==> flow/design.v <==
module Ramen(
    input clk, 
    input rst_n, 
    input in_valid,
    input selling,
    input portion, 
    input [1:0] ramen_type,
    output reg out_valid_order,
    output reg success,
    output reg out_valid_tot,
    output reg [27:0] sold_num,
    output reg [14:0] total_gain
);
parameter TONKOTSU = 2'd0;
parameter TONKOTSU_SOY = 2'd1;
parameter MISO = 2'd2;
parameter MISO_SOY = 2'd3;
parameter NOODLE_INIT = 'd12000;
parameter BROTH_INIT = 'd41000;
parameter TONKOTSU_SOUP_INIT =  'd9000;
parameter MISO_INIT = 'd1000;
parameter SOY_SAUSE_INIT = 'd1500;
parameter ORDERING = 2'd0;
parameter MAKING = 2'd1;
parameter OUTPUT_SUCCESS = 2'd2;
parameter ENDING = 2'd3;
reg [1:0] current_state, next_state;
reg portion_ff;
reg [1:0] ramen_type_ff;
reg valid_cnt;
reg [20:0] noodle_remain_ff, soup_remain_ff;
reg [20:0] broth_remain_ff;
reg [20:0] miso_remain_ff;
reg [20:0] soy_sause_remain_ff;
reg [27:0] sold_num_ff;
reg flag;
always @(posedge clk or negedge rst_n) begin
    if (!rst_n) 
        current_state <= ORDERING;
    else 
        current_state <= next_state;
end
always @(*) begin
    if(!rst_n) next_state = ORDERING;
    else if (current_state == ORDERING) begin
        if(!selling && flag) next_state = ENDING;
        else if(valid_cnt == 1'b0) next_state = ORDERING;
		else next_state = MAKING;
	end
	else if (current_state == MAKING) next_state = OUTPUT_SUCCESS;
	else if (current_state == OUTPUT_SUCCESS) begin 
        if(selling) next_state = ORDERING;
        else next_state = ENDING; 
    end
	else if (current_state == ENDING) next_state = ORDERING;
	else next_state = ORDERING;
end
always @(posedge clk or negedge rst_n) begin
    if (!rst_n) begin
		valid_cnt <= 1'b0;
    end
    else begin
        case(current_state)
            ORDERING: begin
               if(in_valid) valid_cnt <= valid_cnt + 1'b1;
            end
            default: valid_cnt <= 1'b0;
        endcase
    end
end
always @(posedge clk or negedge rst_n) begin
	if (!rst_n) begin
		ramen_type_ff <= 'd0;
        portion_ff <= 'd0;
    end
	else begin
        case(current_state)
            ORDERING: begin
               if(in_valid && valid_cnt == 1'b0) ramen_type_ff <= ramen_type;
               else if(in_valid && valid_cnt == 1'b1) portion_ff <= portion;
            end
            MAKING: ;
        endcase
	end
end
always @(posedge clk or negedge rst_n) begin
	if (!rst_n) begin
		noodle_remain_ff <= NOODLE_INIT;
        broth_remain_ff <= BROTH_INIT;
        soup_remain_ff <= TONKOTSU_SOUP_INIT;
        soy_sause_remain_ff <= SOY_SAUSE_INIT;
        miso_remain_ff <= MISO_INIT;
    end
	else begin
        case(current_state)
            MAKING: begin
                case(ramen_type_ff)
                    TONKOTSU: begin
                        if(portion_ff == 1'b0) begin  
                            noodle_remain_ff <= noodle_remain_ff - 'd100;
                            broth_remain_ff <= broth_remain_ff - 'd300;
                            soup_remain_ff <= soup_remain_ff - 'd150;
                            soy_sause_remain_ff <= soy_sause_remain_ff - 'd0;
                        end
                        else begin  
                            noodle_remain_ff <= noodle_remain_ff - 'd150;
                            broth_remain_ff <= broth_remain_ff - 'd500;
                            soup_remain_ff <= soup_remain_ff - 'd200;
                            soy_sause_remain_ff <= soy_sause_remain_ff - 'd0;
                        end
                    end
                    TONKOTSU_SOY: begin
                        if(portion_ff == 1'b0) begin  
                            noodle_remain_ff <= noodle_remain_ff - 'd100;
                            broth_remain_ff <= broth_remain_ff - 'd300;
                            soup_remain_ff <= soup_remain_ff - 'd100;
                            soy_sause_remain_ff <= soy_sause_remain_ff - 'd30;
                        end
                        else begin  
                            noodle_remain_ff <= noodle_remain_ff - 'd150;
                            broth_remain_ff <= broth_remain_ff - 'd500;
                            soup_remain_ff <= soup_remain_ff - 'd150;
                            soy_sause_remain_ff <= soy_sause_remain_ff - 'd50;
                        end
                    end
                    MISO: begin
                        if(portion_ff == 1'b0) begin  
                            noodle_remain_ff <= noodle_remain_ff - 'd100;
                            broth_remain_ff <= broth_remain_ff - 'd400;
                            soup_remain_ff <= soup_remain_ff - 'd0;
                            soy_sause_remain_ff <= soy_sause_remain_ff - 'd0;
                            miso_remain_ff <= miso_remain_ff - 'd30;
                        end
                        else begin  
                            noodle_remain_ff <= noodle_remain_ff - 'd150;
                            broth_remain_ff <= broth_remain_ff - 'd650;
                            soup_remain_ff <= soup_remain_ff - 'd0;
                            soy_sause_remain_ff <= soy_sause_remain_ff - 'd0;
                            miso_remain_ff <= miso_remain_ff - 'd50;
                        end
                    end
                    MISO_SOY: begin
                        if(portion_ff == 1'b0) begin  
                            noodle_remain_ff <= noodle_remain_ff - 'd100;
                            broth_remain_ff <= broth_remain_ff - 'd300;
                            soup_remain_ff <= soup_remain_ff - 'd70;
                            soy_sause_remain_ff <= soy_sause_remain_ff - 'd15;
                            miso_remain_ff <= miso_remain_ff - 'd15;
                        end
                        else begin  
                            noodle_remain_ff <= noodle_remain_ff - 'd150;
                            broth_remain_ff <= broth_remain_ff - 'd500;
                            soup_remain_ff <= soup_remain_ff - 'd100;
                            soy_sause_remain_ff <= soy_sause_remain_ff - 'd25;
                            miso_remain_ff <= miso_remain_ff - 'd25;
                        end
                    end
               endcase
            end
            OUTPUT_SUCCESS: begin
                if(ramen_type_ff == TONKOTSU && (noodle_remain_ff[20] == 1 || soup_remain_ff[20] == 1 || broth_remain_ff[20] == 1 )) begin
                    if(portion_ff == 1'b0) begin  
                        noodle_remain_ff <= noodle_remain_ff + 'd100;
                        broth_remain_ff <= broth_remain_ff + 'd300;
                        soup_remain_ff <= soup_remain_ff + 'd150;
                        soy_sause_remain_ff <= soy_sause_remain_ff + 'd0;
                    end
                    else begin  
                        noodle_remain_ff <= noodle_remain_ff + 'd150;
                        broth_remain_ff <= broth_remain_ff + 'd500;
                        soup_remain_ff <= soup_remain_ff + 'd200;
                        soy_sause_remain_ff <= soy_sause_remain_ff + 'd0;
                    end
                end
                else if(ramen_type_ff == TONKOTSU_SOY && (noodle_remain_ff[20] == 1 || soup_remain_ff[20] == 1 || broth_remain_ff[20] == 1 || soy_sause_remain_ff[20] == 1)) begin
                    if(portion_ff == 1'b0) begin  
                        noodle_remain_ff <= noodle_remain_ff + 'd100;
                        broth_remain_ff <= broth_remain_ff + 'd300;
                        soup_remain_ff <= soup_remain_ff + 'd100;
                        soy_sause_remain_ff <= soy_sause_remain_ff + 'd30;
                    end
                    else begin  
                        noodle_remain_ff <= noodle_remain_ff + 'd150;
                        broth_remain_ff <= broth_remain_ff + 'd500;
                        soup_remain_ff <= soup_remain_ff + 'd150;
                        soy_sause_remain_ff <= soy_sause_remain_ff + 'd50;
                    end
                end
                else if(ramen_type_ff == MISO && (noodle_remain_ff[20] == 1 || broth_remain_ff[20] == 1 ||  miso_remain_ff[20] == 1)) begin
                    if(portion_ff == 1'b0) begin  
                        noodle_remain_ff <= noodle_remain_ff + 'd100;
                        broth_remain_ff <= broth_remain_ff + 'd400;
                        soup_remain_ff <= soup_remain_ff + 'd0;
                        soy_sause_remain_ff <= soy_sause_remain_ff + 'd0;
                        miso_remain_ff <= miso_remain_ff + 'd30;
                    end
                    else begin  
                        noodle_remain_ff <= noodle_remain_ff + 'd150;
                        broth_remain_ff <= broth_remain_ff + 'd650;
                        soup_remain_ff <= soup_remain_ff + 'd0;
                        soy_sause_remain_ff <= soy_sause_remain_ff + 'd0;
                        miso_remain_ff <= miso_remain_ff + 'd50;
                    end
                end
                else if(ramen_type_ff == MISO_SOY && (noodle_remain_ff[20] == 1 || soup_remain_ff[20] == 1 || broth_remain_ff[20] == 1 || miso_remain_ff[20] == 1 || soy_sause_remain_ff[20] == 1)) begin
                    if(portion_ff == 1'b0) begin  
                        noodle_remain_ff <= noodle_remain_ff + 'd100;
                        broth_remain_ff <= broth_remain_ff + 'd300;
                        soup_remain_ff <= soup_remain_ff + 'd70;
                        soy_sause_remain_ff <= soy_sause_remain_ff + 'd15;
                        miso_remain_ff <= miso_remain_ff + 'd15;
                    end
                    else begin  
                        noodle_remain_ff <= noodle_remain_ff + 'd150;
                        broth_remain_ff <= broth_remain_ff + 'd500;
                        soup_remain_ff <= soup_remain_ff + 'd100;
                        soy_sause_remain_ff <= soy_sause_remain_ff + 'd25;
                        miso_remain_ff <= miso_remain_ff + 'd25;
                    end
                end
            end
            ENDING: begin
                noodle_remain_ff <= NOODLE_INIT;
                broth_remain_ff <= BROTH_INIT;
                soup_remain_ff <= TONKOTSU_SOUP_INIT;
                soy_sause_remain_ff <= SOY_SAUSE_INIT;
                miso_remain_ff <= MISO_INIT;
            end
        endcase
	end
end
always @(posedge clk or negedge rst_n) begin
    if (!rst_n) begin
        success <= 1'b0;
        out_valid_order <= 1'b0;
        sold_num_ff <= 'd0;
        flag <= 1'b0;
    end
    else begin
        if(current_state == OUTPUT_SUCCESS) begin
            out_valid_order <= 1'b1;
            flag <= 1'b1;
            if(ramen_type_ff == TONKOTSU && (noodle_remain_ff[20] == 1 || soup_remain_ff[20] == 1 || broth_remain_ff[20] == 1 )) success <= 1'b0;
            else if(ramen_type_ff == TONKOTSU_SOY && (noodle_remain_ff[20] == 1 || soup_remain_ff[20] == 1 || broth_remain_ff[20] == 1 || soy_sause_remain_ff[20] == 1)) success <= 1'b0;
            else if(ramen_type_ff == MISO && (noodle_remain_ff[20] == 1 || broth_remain_ff[20] == 1 ||  miso_remain_ff[20] == 1)) success <= 1'b0;
            else if(ramen_type_ff == MISO_SOY && (noodle_remain_ff[20] == 1 || soup_remain_ff[20] == 1 || broth_remain_ff[20] == 1 || miso_remain_ff[20] == 1 || soy_sause_remain_ff[20] == 1)) success <= 1'b0;
            else begin
                success <= 1'b1;
                if(ramen_type_ff == TONKOTSU) sold_num_ff[27:21] <= sold_num_ff[27:21] + 'd1;
                else if(ramen_type_ff == TONKOTSU_SOY) sold_num_ff[20:14] <= sold_num_ff[20:14] + 'd1;
                else if(ramen_type_ff == MISO) sold_num_ff[13:7] <= sold_num_ff[13:7] + 'd1;
                else sold_num_ff[6:0] <= sold_num_ff[6:0] + 'd1;
            end
        end
        else if(current_state == ENDING) begin
            success <= 1'b0;
            out_valid_order <= 1'b0;
            sold_num_ff <= 'd0;
            flag <= 1'b0;
        end
        else begin
            success <= 1'b0;
            out_valid_order <= 1'b0;
        end
    end
end
always @(posedge clk or negedge rst_n) begin
    if (!rst_n) begin
        sold_num <= 'd0;
        total_gain <= 'd0;
        out_valid_tot <= 1'b0;
    end
    else begin
        if(current_state == ENDING) begin
            out_valid_tot <= 1'b1;
            sold_num <= sold_num_ff;
            total_gain <= sold_num_ff[27:21] * 200 + sold_num_ff[20:14] * 250 + sold_num_ff[13:7] * 200 + sold_num_ff[6:0] * 250;
        end
        else begin
            sold_num <= 'd0;
            total_gain <= 'd0;
            out_valid_tot <= 1'b0;
        end
    end
end
endmodule
# Tool chain data of Ramen

The steps from the RTL of Ramen to its reports follow in flow order.
Lines are those of the file above, counted from 1.
Operators carry their Yosys type and port widths (W data, S select, Z words).
The mark - stands for no value.

Design top: Ramen
Clock port: clk
Library: sky130hd
Timing corner: tt_025C_1v80

# Elaborated design

Source: Yosys, flattened and elaborated, memories not mapped. Widths are those after wreduce. Registers that Yosys merges into a memory's read port (data or address) are not register bits. Print and check cells do not count. Equal cells are merged and count once.

Add/subtract/negate cells: 44
Multipliers: 4
Equality and inequality tests: 24
Mux-type cells: 100
Bitwise gates (word level): 2
Reductions and logical operators: 32

Operators by type and width:

| cell                     | number |
| $mux W21                 | 41 |
| $pmux W21 S3             | 6 |
| $mux W7                  | 30 |
| $mul A7 B7 Y14 const B   | 2 |
| $pmux W21 S2             | 3 |
| $mul A7 B5 Y12 const B   | 2 |
| $add A21 B5 Y21 const B  | 4 |
| $sub A21 B5 Y21 const B  | 4 |
| $add A21 B7 Y21 const B  | 3 |
| $sub A21 B7 Y21 const B  | 3 |
| $add A21 B8 Y21 const B  | 3 |
| $sub A21 B8 Y21 const B  | 3 |
| $add A21 B9 Y21 const B  | 3 |
| $sub A21 B9 Y21 const B  | 3 |
| $add A15 B15 Y15         | 3 |
| $add A21 B4 Y21 const B  | 2 |
| $sub A21 B4 Y21 const B  | 2 |
| $add A21 B6 Y21 const B  | 2 |
| $sub A21 B6 Y21 const B  | 2 |
| $add A7 B1 Y7 const B    | 4 |
| $mux W28                 | 1 |
| $add A21 B10 Y21 const B | 1 |
| $sub A21 B10 Y21 const B | 1 |
| $ne A2 B2 Y1 const B     | 10 |
| $reduce_and A8 Y1        | 2 |
| $mux W15                 | 1 |
| $mux W1                  | 12 |
| $mux W2                  | 6 |

Other operator kinds: 23; their cells: 47.

Bits in registers: 186
Input bits: 7
Output and inout bits: 46

# Longest topological paths

Longest topological path by Yosys (ltp), each cell counted once; first at word level (registers and memories cut), then after technology mapping (sequential cells cut; the memories' decode and read muxes count).

Depth after elaboration: 10
ABC_AREA: 0
Depth in mapped cells: 26

# Mapped cells and area

Yosys stat after the flow's synthesis: flattened, memories mapped to cells. It holds for the ABC_AREA given above (unset counts as 0); a run with the other value may have another netlist.
Totals and module areas in this step are rounded.

Cell types:

| cell                      | number | total area (µm²) |
| sky130_fd_sc_hd__dfrtp_1  | 154    | 3.85E+03 |
| sky130_fd_sc_hd__ha_1     | 185    | 2314.72 |
| sky130_fd_sc_hd__fa_1     | 72     | 1.44E+03 |
| sky130_fd_sc_hd__a21oi_1  | 181    | 905.869 |
| sky130_fd_sc_hd__o21ai_0  | 179    | 895.859 |
| sky130_fd_sc_hd__nor2_1   | 231    | 867.082 |
| sky130_fd_sc_hd__nand2_1  | 211    | 792.01 |
| sky130_fd_sc_hd__dfstp_2  | 30     | 788.256 |
| sky130_fd_sc_hd__xnor2_1  | 88     | 770.739 |
| sky130_fd_sc_hd__inv_1    | 178    | 668.141 |
| sky130_fd_sc_hd__mux2i_1  | 50     | 500.48 |
| sky130_fd_sc_hd__nand3_1  | 91     | 455.437 |
| sky130_fd_sc_hd__clkbuf_1 | 107    | 401.635 |
| sky130_fd_sc_hd__xor2_1   | 41     | 359.094 |
| sky130_fd_sc_hd__nor3_1   | 67     | 335.322 |
| sky130_fd_sc_hd__a211oi_1 | 41     | 307.795 |
| sky130_fd_sc_hd__a31oi_1  | 40     | 250.24 |
| sky130_fd_sc_hd__a21o_1   | 32     | 240.23 |

Other cell types: 82; their cells: 540.

Cell count: 2518
Mapped area: 20300 µm²
Sequential area: 4640 µm²
Mapped flip-flops: 184
Buffer cells: 157

# Path before layout

Source: OpenSTA report_checks on the synthesized netlist (no wires, ideal clock, input and output delay 20% of the period each), path of least setup slack; recovery checks are left aside. Register names are those of the netlist, which keeps one name where synthesis merged equal registers.

Path kind: register -> register
Start point: register sold_num_ff[0]
End point: register total_gain[14]
Period: 9.97 ns
Library setup time: 0.072 ns
Arrival: 6.272 ns
Setup slack: 3.626 ns
Path delay: 6.344 ns
Stages: 25
Buffers on the path: 0
Synthesis period reached: 6.344 ns

"path delay" = arrival - input delay + setup time.
"stages": output pins that drive a net of the path, with the launching flip-flop's if there is one; two outputs of one cell count as two.
"synthesis period reached" = period - worst setup slack (recovery checks aside). The figure is calculated, with input and output delays left at 20% of the set period.
The rows between start and end are the longest chain of elaborated cells between them; the timing report does not say that the signal goes this way. Where chains are equally long, one stands for them.
Each line given opens the expression or statement behind the cell; cells for indexed reads and writes are added by Yosys, which also makes memories of some case tables.
A register here has more assigning lines than the two given.

Cells stage by stage: sky130_fd_sc_hd__dfrtp_1 sky130_fd_sc_hd__fa_1 sky130_fd_sc_hd__xor2_1 sky130_fd_sc_hd__ha_1 sky130_fd_sc_hd__inv_1 sky130_fd_sc_hd__fa_1 sky130_fd_sc_hd__fa_1 sky130_fd_sc_hd__inv_1 sky130_fd_sc_hd__ha_1 sky130_fd_sc_hd__inv_1 sky130_fd_sc_hd__o21bai_1 sky130_fd_sc_hd__a21oi_1 sky130_fd_sc_hd__o21bai_1 sky130_fd_sc_hd__a21oi_1 sky130_fd_sc_hd__nor4bb_1 sky130_fd_sc_hd__nor3_1 sky130_fd_sc_hd__fa_1 sky130_fd_sc_hd__fa_1 sky130_fd_sc_hd__xnor2_1 sky130_fd_sc_hd__xnor2_1 sky130_fd_sc_hd__xnor2_1 sky130_fd_sc_hd__xnor3_1 sky130_fd_sc_hd__xnor2_1 sky130_fd_sc_hd__xnor3_1 sky130_fd_sc_hd__nor2_1
Length of the longest elaborated chain: 3
Elaborated cells between the ends (all ways): 3

Ends and longest elaborated chain, after synthesis:

| item               | RTL line | RTL |
| start: declaration | 35       | `reg [27:0] sold_num_ff;` |
| start: assignment  | 236      | `sold_num_ff <= 'd0;` |
| start: assignment  | 252      | `else sold_num_ff[6:0] <= sold_num_ff[6:0] + 'd1;` |
| $mul A7 B7 Y14     | 277      | `total_gain <= sold_num_ff[27:21] * 200 + sold_num_ff[20:14] * 250 + sold_num_ff[13:7] * 200 + sold_num_ff[6:0] ...` |
| $add A15 B15 Y15   | 277      |  |
| $mux W15           | 274      | `if(current_state == ENDING) begin` |
| end: assignment    | 270      | `total_gain <= 'd0;` |
| end: assignment    | 277      |  |
| end: declaration   | 12       | `output reg [14:0] total_gain` |

# Timing after layout

Path of least setup slack in the final report of run 1 (OpenROAD, finished layout, wires in). Where an end is a register, its clock arrival counts in the times.

Path kind: register -> register
Start point: register sold_num_ff[16]
End point: register total_gain[14]
Period: 4.68 ns
Library setup time: 0.07 ns
Arrival: 6.37 ns
Setup slack: -1.28 ns
Stages: 25
Buffers on the path: 1

The rows between start and end are the longest chain of elaborated cells between them; the timing report does not say that the signal goes this way. Where chains are equally long, one stands for them.
A register here has more assigning lines than the two given.

Cells stage by stage: sky130_fd_sc_hd__dfrtp_2 sky130_fd_sc_hd__fa_1 sky130_fd_sc_hd__inv_2 sky130_fd_sc_hd__fa_1 sky130_fd_sc_hd__fa_1 sky130_fd_sc_hd__fa_1 sky130_fd_sc_hd__inv_2 sky130_fd_sc_hd__ha_4 sky130_fd_sc_hd__inv_4 sky130_fd_sc_hd__buf_6 sky130_fd_sc_hd__nor2_4 sky130_fd_sc_hd__nor2_4 sky130_fd_sc_hd__xnor2_2 sky130_fd_sc_hd__fa_1 sky130_fd_sc_hd__inv_2 sky130_fd_sc_hd__fa_1 sky130_fd_sc_hd__inv_2 sky130_fd_sc_hd__ha_4 sky130_fd_sc_hd__nor3_2 sky130_fd_sc_hd__a21oi_2 sky130_fd_sc_hd__a211o_1 sky130_fd_sc_hd__a21o_1 sky130_fd_sc_hd__a21oi_2 sky130_fd_sc_hd__xnor3_1 sky130_fd_sc_hd__nor2_1
Length of the longest elaborated chain: 5
Elaborated cells between the ends (all ways): 5

Ends and longest elaborated chain, after layout:

| item                          | RTL line | RTL |
| start: declaration            | 35       | `reg [27:0] sold_num_ff;` |
| start: assignment             | 236      | `sold_num_ff <= 'd0;` |
| start: assignment             | 250      | `else if(ramen_type_ff == TONKOTSU_SOY) sold_num_ff[20:14] <= sold_num_ff[20:14] + 'd1;` |
| $mul A7 B7 Y14                | 277      | `total_gain <= sold_num_ff[27:21] * 200 + sold_num_ff[20:14] * 250 + sold_num_ff[13:7] * 200 + sold_num_ff[6:0] ...` |
| $add A15 B15 Y15 (3 in a row) | 277      |  |
| $mux W15                      | 274      | `if(current_state == ENDING) begin` |
| end: assignment               | 270      | `total_gain <= 'd0;` |
| end: assignment               | 277      |  |
| end: declaration              | 12       | `output reg [14:0] total_gain` |

Appendix: measured runs

Stored flow runs of Ramen (2 of them; Yosys, OpenROAD, sky130hd). They differ in their settings and are not a sequence. Constraints: input delay and output delay 20% of the set period each, output load 0.01 pF.
"total design power" rests on the timing tool's default activity at the inputs, not on a simulated workload.
Values from the reports are rounded here.
Among the settings, -- means not set for that run.

| name                                   | run 1  | run 2  |
| period_ns                              | 4.68   | 3.87   |
| CAP_MARGIN                             | 20     | 35     |
| CORE_MARGIN                            | 2      | 2      |
| CORE_UTILIZATION                       | 40     | 55     |
| SLEW_MARGIN                            | 20     | 20     |
| SETUP_SLACK_MARGIN                     | --     | 1.09   |
| PLACE_DENSITY                          | --     | 0.52   |
| CORE_ASPECT_RATIO                      | --     | 1.56   |
| GPL_ROUTABILITY_DRIVEN                 | --     | 1      |
| MAX_ROUTING_LAYER                      | --     | met5   |
| full die area (µm²)                    | 52600  | 38500  |
| mapped cell area after synthesis (µm²) | 20300  | 20300  |
| total design power (W)                 | 0.0128 | 0.0184 |
| final setup TNS (ns)                   | -6.50  | -15.1  |
| utilization after layout               | 0.465  | 0.705  |
| worst setup slack after layout (ns)    | -1.28  | -2.16  |
