==> flow/design.v <==
module CLK_1_MODULE (
    clk,
    rst_n,
    in_valid,
	in_row,
    in_kernel,
    out_idle,
    handshake_sready,
    handshake_din,
    flag_handshake_to_clk1,
    flag_clk1_to_handshake,
	fifo_empty,
    fifo_rdata,
    fifo_rinc,
    out_valid,
    out_data,
    flag_clk1_to_fifo,
    flag_fifo_to_clk1
);
input clk;
input rst_n;
input in_valid;
input [17:0] in_row;
input [11:0] in_kernel;
input out_idle;
output reg handshake_sready;
output reg [29:0] handshake_din;
input  flag_handshake_to_clk1;
output flag_clk1_to_handshake;
input fifo_empty;
input [7:0] fifo_rdata;
output reg fifo_rinc;
output reg out_valid;
output reg [7:0] out_data;
output flag_clk1_to_fifo;
input flag_fifo_to_clk1;
reg [4:0] input_cnt;  
reg [17:0] matrix [0:5];
reg [11:0] kernel [0:5];
reg [3:0] sending_num;
reg fifo_ff1, fifo_ff2;
localparam  IDLE = 2'd0,
            RECIEVE_INPUT = 2'd1,
            HAND_SHAKE = 2'd2;
reg [1:0] c_state_clk1, n_state_clk1;
always @(posedge clk or negedge rst_n) begin
    if (!rst_n) 
        c_state_clk1 <= IDLE;
    else 
        c_state_clk1 <= n_state_clk1;
end
always @(*) begin
    case (c_state_clk1)
        IDLE:   n_state_clk1 = (in_valid) ? RECIEVE_INPUT : IDLE;
        RECIEVE_INPUT:  n_state_clk1 = (input_cnt >= 5) ? HAND_SHAKE : RECIEVE_INPUT;
        HAND_SHAKE: n_state_clk1 = (sending_num >= 6) ? ((out_idle) ? IDLE : HAND_SHAKE) : HAND_SHAKE;
        default:    n_state_clk1 = IDLE;
    endcase
end
always @(posedge clk or negedge rst_n) begin
    if(!rst_n)  input_cnt <= 1'b0;
    else begin
        if(in_valid)    input_cnt <= input_cnt + 1'b1;
        else if(c_state_clk1 == IDLE)    input_cnt <= 1'b0;
    end
end
always @(posedge clk) begin
    if(in_valid) begin 
        matrix[input_cnt][17:0] <= in_row;
        kernel[input_cnt][11:0] <= in_kernel;
    end
end
always @(*) begin
    if(input_cnt > 0 && sending_num < 6) handshake_sready = out_idle;
    else handshake_sready = 1'b0;
end
always @(posedge clk or negedge rst_n) begin
    if(!rst_n)  sending_num <= 0;
    else begin
        case(c_state_clk1)
            RECIEVE_INPUT, HAND_SHAKE: begin 
                if(handshake_sready && (sending_num < 6)) sending_num <= sending_num + 1'b1;
            end
            IDLE: sending_num <= 0;
        endcase
    end
end
always@(posedge clk or negedge rst_n) begin
    if(!rst_n) handshake_din <= 0;
    else begin
        case(c_state_clk1)
            RECIEVE_INPUT, HAND_SHAKE: begin 
                if(handshake_sready) begin 
                    if(sending_num < 6) begin
                        handshake_din[17:0] <= matrix[sending_num];
                        handshake_din[29:18] <= kernel[sending_num];
                    end
                end
            end
            IDLE: handshake_din <= 0;
        endcase
    end
end
always @(*) begin
    if(!fifo_empty) fifo_rinc = 1'b1;
    else fifo_rinc = 1'b0;
end
always @(posedge clk or negedge rst_n) begin
    if(!rst_n) fifo_ff1 <= 1'b1;
    else fifo_ff1 <= fifo_empty;
end
always @(posedge clk or negedge rst_n) begin
    if(!rst_n) fifo_ff2 <= 1'b1;
    else fifo_ff2 <= fifo_ff1;
end
always @(posedge clk or negedge rst_n) begin
    if(!rst_n)begin
        out_valid <= 1'b0;
        out_data <= 1'b0;
    end 
    else begin
        if(!fifo_ff2) begin
            out_valid <= 1'b1;
            out_data <= fifo_rdata;
        end 
        else begin
            out_valid <= 1'b0;
            out_data <= 1'b0;
        end
    end
end
endmodule
module CLK_2_MODULE (
    clk,
    rst_n,
    in_valid,
    fifo_full,
    in_data,
    out_valid,
    out_data,
    busy,
    flag_handshake_to_clk2,
    flag_clk2_to_handshake,
    flag_fifo_to_clk2,
    flag_clk2_to_fifo
);
input clk;
input rst_n;
input in_valid;
input fifo_full;
input [29:0] in_data;
output reg out_valid;
output reg [7:0] out_data;
output reg busy;
input  flag_handshake_to_clk2;
output flag_clk2_to_handshake;
input  flag_fifo_to_clk2;
output flag_clk2_to_fifo;
integer i;
localparam  CLK2_IDLE = 0,
            CLK2_RECIEVE_INPUT = 1,
            MEM_WRITE = 2;
reg [1:0] c_state_clk2, n_state_clk2;
reg [5:0] input_cnt_clk2;
reg [17:0] matrix2 [0:5];
reg [11:0] kernel2 [0:5];
reg [3:0] mrow, mcol, kernel_pic_cnt;
reg [8:0] cnt_write;
reg output_flag, in_valid_ff1, in_valid_ff2;
always @(posedge clk or negedge rst_n) begin
    if (!rst_n) 
        c_state_clk2 <= CLK2_IDLE;
    else 
        c_state_clk2 <= n_state_clk2;
end
always@(*) begin 
    case (c_state_clk2)
        CLK2_IDLE : begin
            if(in_valid_ff2) n_state_clk2 = CLK2_RECIEVE_INPUT;
            else  n_state_clk2 = CLK2_IDLE;
        end
        CLK2_RECIEVE_INPUT : begin
            if(input_cnt_clk2 == 5) n_state_clk2 = MEM_WRITE;
            else  n_state_clk2 = CLK2_RECIEVE_INPUT;
        end
        MEM_WRITE : begin
            if(cnt_write == 149 && !fifo_full) n_state_clk2 = CLK2_IDLE;
            else  n_state_clk2 = MEM_WRITE;
        end
        default: n_state_clk2 = CLK2_IDLE;
    endcase
end
always @(posedge clk or negedge rst_n) begin
    if(!rst_n) busy <= 0;
    else if(input_cnt_clk2 > 5 && cnt_write != 'd256) busy <= 1;
    else if(cnt_write == 'd256 && !fifo_full) busy <= 0;
    else busy <= 0;
end
always @(posedge clk or negedge rst_n) begin
    if(!rst_n) in_valid_ff1 <= 1'b0;
    else in_valid_ff1 <= in_valid;
end
always @(posedge clk or negedge rst_n) begin
    if(!rst_n) in_valid_ff2 <= 1'b0;
    else if(!in_valid) in_valid_ff2 <= (in_valid ^ in_valid_ff1);
end
always@(posedge clk or negedge rst_n) begin
    if(!rst_n) input_cnt_clk2 <= 'd0;
    else begin
        if(input_cnt_clk2 < 6 && in_valid_ff2) input_cnt_clk2 <= input_cnt_clk2 + 1;
        else if(cnt_write == 'd256 || c_state_clk2 == CLK2_IDLE) input_cnt_clk2 <= 'd0;
    end
end
always@(posedge clk) begin
    if(in_valid_ff2) begin
        matrix2[input_cnt_clk2] <= in_data[17:0];
        kernel2[input_cnt_clk2] <= in_data[29:18];
    end
end
always @(posedge clk or negedge rst_n) begin
    if(!rst_n) mrow <= 0 ;
    else if(c_state_clk2 == CLK2_IDLE) mrow <= 0 ;
    else if(input_cnt_clk2 > 'd5 && !fifo_full)
        if(mrow == 'd4 && mcol == 'd4) mrow <= 0;
        else if(mcol == 'd4) mrow <= mrow + 'd1;
end
always @(posedge clk or negedge rst_n) begin
    if(!rst_n) mcol <= 0 ;
    else if(c_state_clk2 == CLK2_IDLE) mcol <= 0 ;
    else if(input_cnt_clk2 > 'd5 && !fifo_full) mcol <= (mcol == 'd4) ? 'd0 : mcol + 'd1;
end
always @(posedge clk or negedge rst_n) begin
    if(!rst_n) kernel_pic_cnt <= 0 ;
    else if(c_state_clk2 == CLK2_IDLE) kernel_pic_cnt <= 0 ;
    else if(input_cnt_clk2 >'d5 && kernel_pic_cnt < 5 && !fifo_full)
        if(mrow == 'd4 && mcol == 'd4) kernel_pic_cnt <= kernel_pic_cnt + 'd1;
end
reg [2:0] matrix_mul [0:3], kernel_mul [0:3];
always @(posedge clk or negedge rst_n) begin
    if(!rst_n) begin
        matrix_mul[0] <= 0;
        matrix_mul[1] <= 0;
        matrix_mul[2] <= 0;
        matrix_mul[3] <= 0;
        kernel_mul[0] <= 0;
        kernel_mul[1] <= 0;
        kernel_mul[2] <= 0;
        kernel_mul[3] <= 0;
    end
    else if(c_state_clk2 == CLK2_IDLE) begin
        matrix_mul[0] <= 0;
        matrix_mul[1] <= 0;
        matrix_mul[2] <= 0;
        matrix_mul[3] <= 0;
        kernel_mul[0] <= 0;
        kernel_mul[1] <= 0;
        kernel_mul[2] <= 0;
        kernel_mul[3] <= 0;
    end
    else if(input_cnt_clk2 >'d5 && ~fifo_full) begin
        if(mcol == 'd0) begin
            {matrix_mul[1], matrix_mul[0]} <= matrix2[mrow][5:0];
            {matrix_mul[3], matrix_mul[2]} <= matrix2[mrow+1][5:0];
        end
        else if(mcol == 'd1) begin
            {matrix_mul[1], matrix_mul[0]} <= matrix2[mrow][8:3];
            {matrix_mul[3], matrix_mul[2]} <= matrix2[mrow+1][8:3];
        end
        else if(mcol == 'd2) begin
            {matrix_mul[1], matrix_mul[0]} <= matrix2[mrow][11:6];
            {matrix_mul[3], matrix_mul[2]} <= matrix2[mrow+1][11:6];
        end
        else if(mcol == 'd3) begin
            {matrix_mul[1], matrix_mul[0]} <= matrix2[mrow][14:9];
            {matrix_mul[3], matrix_mul[2]} <= matrix2[mrow+1][14:9];
        end
        else if(mcol == 'd4) begin
            {matrix_mul[1], matrix_mul[0]} <= matrix2[mrow][17:12];
            {matrix_mul[3], matrix_mul[2]} <= matrix2[mrow+1][17:12];
        end
        else begin
            matrix_mul[0] <= 0;
            matrix_mul[1] <= 0;
            matrix_mul[2] <= 0;
            matrix_mul[3] <= 0;
        end
        {kernel_mul[3], kernel_mul[2], kernel_mul[1], kernel_mul[0]} <= kernel2[kernel_pic_cnt];  
    end
end
always @(posedge clk or negedge rst_n) begin
    if(!rst_n) cnt_write <= 0;
    else if(c_state_clk2 == CLK2_IDLE) cnt_write <= 0;
    else if(output_flag && cnt_write < 'd256 && !fifo_full) cnt_write <= cnt_write + 1;
    else cnt_write <= cnt_write;
end
always @(*) begin
    if(c_state_clk2 == CLK2_IDLE) output_flag = 0;
    else if(kernel_pic_cnt > 0 && kernel_pic_cnt < 6) output_flag = 1;
    else if(mcol >= 1 || mrow >= 1) output_flag = 1;
    else output_flag = 0;
end
always @(*) begin
    if (cnt_write < 'd256 && !fifo_full && output_flag) begin
        out_valid = 1;
        out_data = (matrix_mul[0] * kernel_mul[0]) + (matrix_mul[1] * kernel_mul[1]) 
                    + (matrix_mul[2] * kernel_mul[2]) + (matrix_mul[3] * kernel_mul[3]);
    end
    else begin
        out_valid = 'd0;
        out_data = 'd0;
    end
end
endmodule
Step by step through the tools: CLK_2_MODULE --
What the tools print for CLK_2_MODULE, step after step. Lines are those of the file above, counted from 1. Cell names lack the library's common part. Not given: -
Set-up: top module CLK_2_MODULE, clock input clk, library sky130hd, corner tt_025C_1v80

After elaboration --
Counts by Yosys on the flattened word-level netlist (proc, flatten, opt, wreduce). Print and check cells are left out. Yosys's memory passes give these memory sizes; they may raise the number of words (mostly to a power of two), join words into wider ones and drop unused or constant bits.
Operators by class: eq/ne operators 11, mux-type cells 64, magnitude comparators 8, reductions and logical operators 27, multipliers 4, add/subtract/negate cells 8, bitwise gates (word level) 2
Operators with widths (number):
- 3-bit two-way mux | 37
- 3-bit by 3-bit multiplier with 6-bit output | 4
- 4-bit two-way mux | 10
- 18-bit two-way mux | 1
- 9-bit two-way mux | 2
- 1-bit logical AND | 13
- 2-bit nonzero test | 6
- 4-bit by 1-bit adder with 4-bit output with constant B | 3
- 12-bit two-way mux | 1
- 6-bit two-way mux | 2
- 9-bit by 1-bit adder with 9-bit output with constant B | 1
- 9-bit by 8-bit equality test with 1-bit output with constant B | 1
- 9-bit less-than comparator with constant B | 1
- 9-bit equality test with constant B | 1
- 9-bit inequality test with constant B | 1
- 4-bit by 1-bit greater-or-equal comparator with 1-bit output with constant B | 2
- 4-bit by 2-bit equality test with 1-bit output with constant B | 2
- 4-bit by 3-bit less-than comparator with 1-bit output with constant B | 2
- 4-bit by 3-bit equality test with 1-bit output with constant B | 2
- 7-bit by 6-bit adder with 8-bit output | 1
- 8-bit by 6-bit adder with 8-bit output | 1
- 8-bit two-way mux | 1
- 6-bit by 6-bit adder with 7-bit output | 1
- 1-bit two-way mux | 7
- 6-bit by 1-bit adder with 6-bit output with constant B | 1
- 6-bit by 3-bit greater-than comparator with 1-bit output with constant B | 1
- 6-bit by 3-bit less-than comparator with 1-bit output with constant B | 1
- 6-bit by 3-bit equality test with 1-bit output with constant B | 1
Not listed: further kinds 14, cells in them 17.
Word-level totals: memory bits (writable) 180, output and inout bits 12, bits of input ports 36, register bits 56, cells after elaboration 143, memory cells 2
Memory list:
- matrix2 | depth 6, bits a word 18, read ports 2, wr ports 1, RTL line 165 | reg [17:0] matrix2 [0:5];
- kernel2 | depth 6, bits a word 12, read ports 1, wr ports 1, RTL line 166 | reg [11:0] kernel2 [0:5];

Logic depth --
Longest topological path by Yosys (ltp), each cell counted once; first at word level (registers and memories cut), then after technology mapping (sequential cells cut; the memories' decode and read muxes count).
Logic depth: depth after elaboration 9, ABC_AREA 0, gate-level depth with buffers 18, mapped depth without buffers 18

Synthesis result --
Source: synth_stat.txt of the flow (Yosys; design flattened, memories mapped). It holds for the ABC_AREA given above (unset counts as 0); a run with the other value may have another netlist. Totals and module areas in this step are rounded.
Cell types:
- edfxtp_1 | number 180, area in all 5.41E+03 um^2
- dfrtp_1 | number 56, area in all 1.4E+03 um^2
- mux4_2 | number 43, area in all 968.429 um^2
- fa_1 | number 25, area in all 500.48 um^2
- ha_1 | number 36, area in all 450.432 um^2
- mux2i_1 | number 40, area in all 400.384 um^2
- mux2_1 | number 31, area in all 349.085 um^2
- nand2_1 | number 69, area in all 258.998 um^2
- and2_1 | number 35, area in all 218.96 um^2
- inv_1 | number 55, area in all 206.448 um^2
- o21ai_0 | number 35, area in all 175.168 um^2
- a21oi_1 | number 32, area in all 160.154 um^2
- o21ai_1 | number 30, area in all 150.144 um^2
- nor2_1 | number 38, area in all 142.637 um^2
- mux2_2 | number 8, area in all 90.086 um^2
- xor2_1 | number 10, area in all 87.584 um^2
- buf_2 | number 17, area in all 85.082 um^2
- clkbuf_1 | number 22, area in all 82.579 um^2
Other cell types: 47; their cells: 161.
Mapped netlist: cells in the netlist 923, sequential part of the area 0.00683 mm^2, flip-flops 237, buffers 50, chip area (Yosys) 0.0124 mm^2

Path before layout --
OpenSTA on the mapped netlist: ideal clock, no wires. The path of least setup slack (recovery checks aside). Input and output delay are each 20% of the period. Register names are those of the netlist, which keeps one name where synthesis merged equal registers.
Path post-synthesis: path type flip-flop to output port, from register matrix_mul[2][0], to output out_data[6], period 5300 ps, external output delay 1060 ps, setup slack 111 ps, buffers on the path 0, data arrival time 4129 ps, required time 4240 ps, driving pins on the path 16, time at the first pin 0 ps, delay of the path 4129 ps, period reached after synthesis 5189 ps
"delay of the path" = arrival - input delay + setup time. A path that ends at an output port has no setup time. "driving pins on the path" counts driving pins, that of a launching flip-flop among them; a cell with two outputs on the path counts twice. "period reached after synthesis" is the clock period less the worst setup slack; recovery checks do not enter. This is arithmetic on one report: input and output delays are still those of the set period (20% each). The rows between start and end are the longest chain of elaborated cells between them; the timing report does not say that the signal goes this way. Where chains are equally long, one stands for them. Each line given opens the expression or statement behind the cell; cells for indexed reads and writes are added by Yosys, which also makes memories of some case tables. A register here has more assigning lines than the two given.
On the way, post-synthesis: cell sequence dfrtp_1 -> and2_1 -> fa_1 -> inv_1 -> fa_1 -> inv_1 -> fa_1 -> fa_1 -> fa_1 -> inv_1 -> fa_1 -> inv_1 -> a21o_1 -> a21oi_1 -> xor2_1 -> nor2_1, length of the longest elaborated chain 4, elaborated cells on any way between the ends 4, source lines of those cells 3, those cells by class add/sub (2); mul (1); mux (1)
RTL lines, path post-synthesis:
- start: declaration | RTL line 238 | reg [2:0] matrix_mul [0:3], kernel_mul [0:3];
- start: assignment | RTL line 243 | matrix_mul[2] <= 0;
- start: assignment | RTL line 253 | matrix_mul[2] <= 0;
- 3-bit by 3-bit multiplier with 6-bit output | RTL line 306 | + (matrix_mul[2] * kernel_mul[2]) + (matrix_mul[3] * kernel_mul[3]);
- 7-bit by 6-bit adder with 8-bit output | RTL line 305 | out_data = (matrix_mul[0] * kernel_mul[0]) + (matrix_mul[1] * kernel_mul[1])
- 8-bit by 6-bit adder with 8-bit output | RTL line 305
- 8-bit two-way mux | RTL line 303 | if (cnt_write < 'd256 && !fifo_full && output_flag) begin
- end: declaration | RTL line 153 | output reg [7:0] out_data;

Worst path after layout --
Path of least setup slack in the final report of stored run 1 (OpenROAD, finished layout, wires in). Where an end is a register, its clock arrival counts in the times. The path's times are printed in steps of 10 ps; the period is the one set.
Path after layout: path type flip-flop to output port, from register matrix_mul[2][0], to output out_data[6], period 7930 ps, buffers on the path 1, external output delay 1590 ps, required time 6340 ps, driving pins on the path 17, time at the first pin 550 ps, data arrival time 5420 ps, setup slack 930 ps
The rows between start and end are the longest chain of elaborated cells between them; the timing report does not say that the signal goes this way. Where chains are equally long, one stands for them. A register here has more assigning lines than the two given.
On the way, after layout: cell sequence dfrtp_1 -> and2_1 -> fa_1 -> inv_1 -> fa_1 -> inv_1 -> fa_1 -> fa_1 -> fa_1 -> inv_1 -> fa_1 -> inv_1 -> a21o_1 -> a21oi_1 -> xor2_1 -> nor2_1 -> clkdlybuf4s50_1, length of the longest elaborated chain 4, elaborated cells on any way between the ends 4, source lines of those cells 3, those cells by class add/sub (2); mul (1); mux (1)
RTL lines, path after layout:
- start: declaration | RTL line 238 | reg [2:0] matrix_mul [0:3], kernel_mul [0:3];
- start: assignment | RTL line 243 | matrix_mul[2] <= 0;
- start: assignment | RTL line 253 | matrix_mul[2] <= 0;
- 3-bit by 3-bit multiplier with 6-bit output | RTL line 306 | + (matrix_mul[2] * kernel_mul[2]) + (matrix_mul[3] * kernel_mul[3]);
- 7-bit by 6-bit adder with 8-bit output | RTL line 305 | out_data = (matrix_mul[0] * kernel_mul[0]) + (matrix_mul[1] * kernel_mul[1])
- 8-bit by 6-bit adder with 8-bit output | RTL line 305
- 8-bit two-way mux | RTL line 303 | if (cnt_write < 'd256 && !fifo_full && output_flag) begin
- end: declaration | RTL line 153 | output reg [7:0] out_data;

Stored flow runs of CLK_2_MODULE (2 of them; Yosys, OpenROAD, sky130hd). They differ in their settings and are not a sequence. Constraints: input delay and output delay 20% of the set period each, output load 0.01 pF.
By "critical setup path time" is meant the share of the clock period that the worst setup path is allowed (20% is reserved at inputs, 20% at outputs), minus its slack. Clock arrival times at its registers enter into it.
"overall power": no workload was simulated; the value follows from the tool's default switching activity.
"critical setup path time" is known to 10 ps.
The measured numbers are rounded.

* Stored run 1 | settings: period_ns 7.93; CORE_UTILIZATION 34; SETUP_SLACK_MARGIN 0.28; TNS_END_PERCENT 30; ABC_AREA 0; CTS_CLUSTER_DIAMETER 176; MIN_ROUTING_LAYER met2; CAP_MARGIN 20; CORE_MARGIN 2; SLEW_MARGIN 20 | results: critical setup path time 5,420 ps; critical path type flip-flop to output port; worst setup slack after layout 925 ps; standard-cell area of the final layout 0.0142 mm^2; overall die area 0.0379 mm^2; overall power 4,820 uW; setup total negative slack 0 ps; cell area after synthesis 0.0124 mm^2; final design utilization 0.397
* Stored run 2 | settings: period_ns 3.45; CORE_UTILIZATION 64; PLACE_DENSITY 0.53; CELL_PAD_IN_SITES_GLOBAL_PLACEMENT 2; TNS_END_PERCENT 75; ABC_AREA 1; CTS_CLUSTER_SIZE 51; MAX_ROUTING_LAYER met5; CAP_MARGIN 20; CORE_MARGIN 2; SLEW_MARGIN 20 | no results, placement failed with GPL-0301
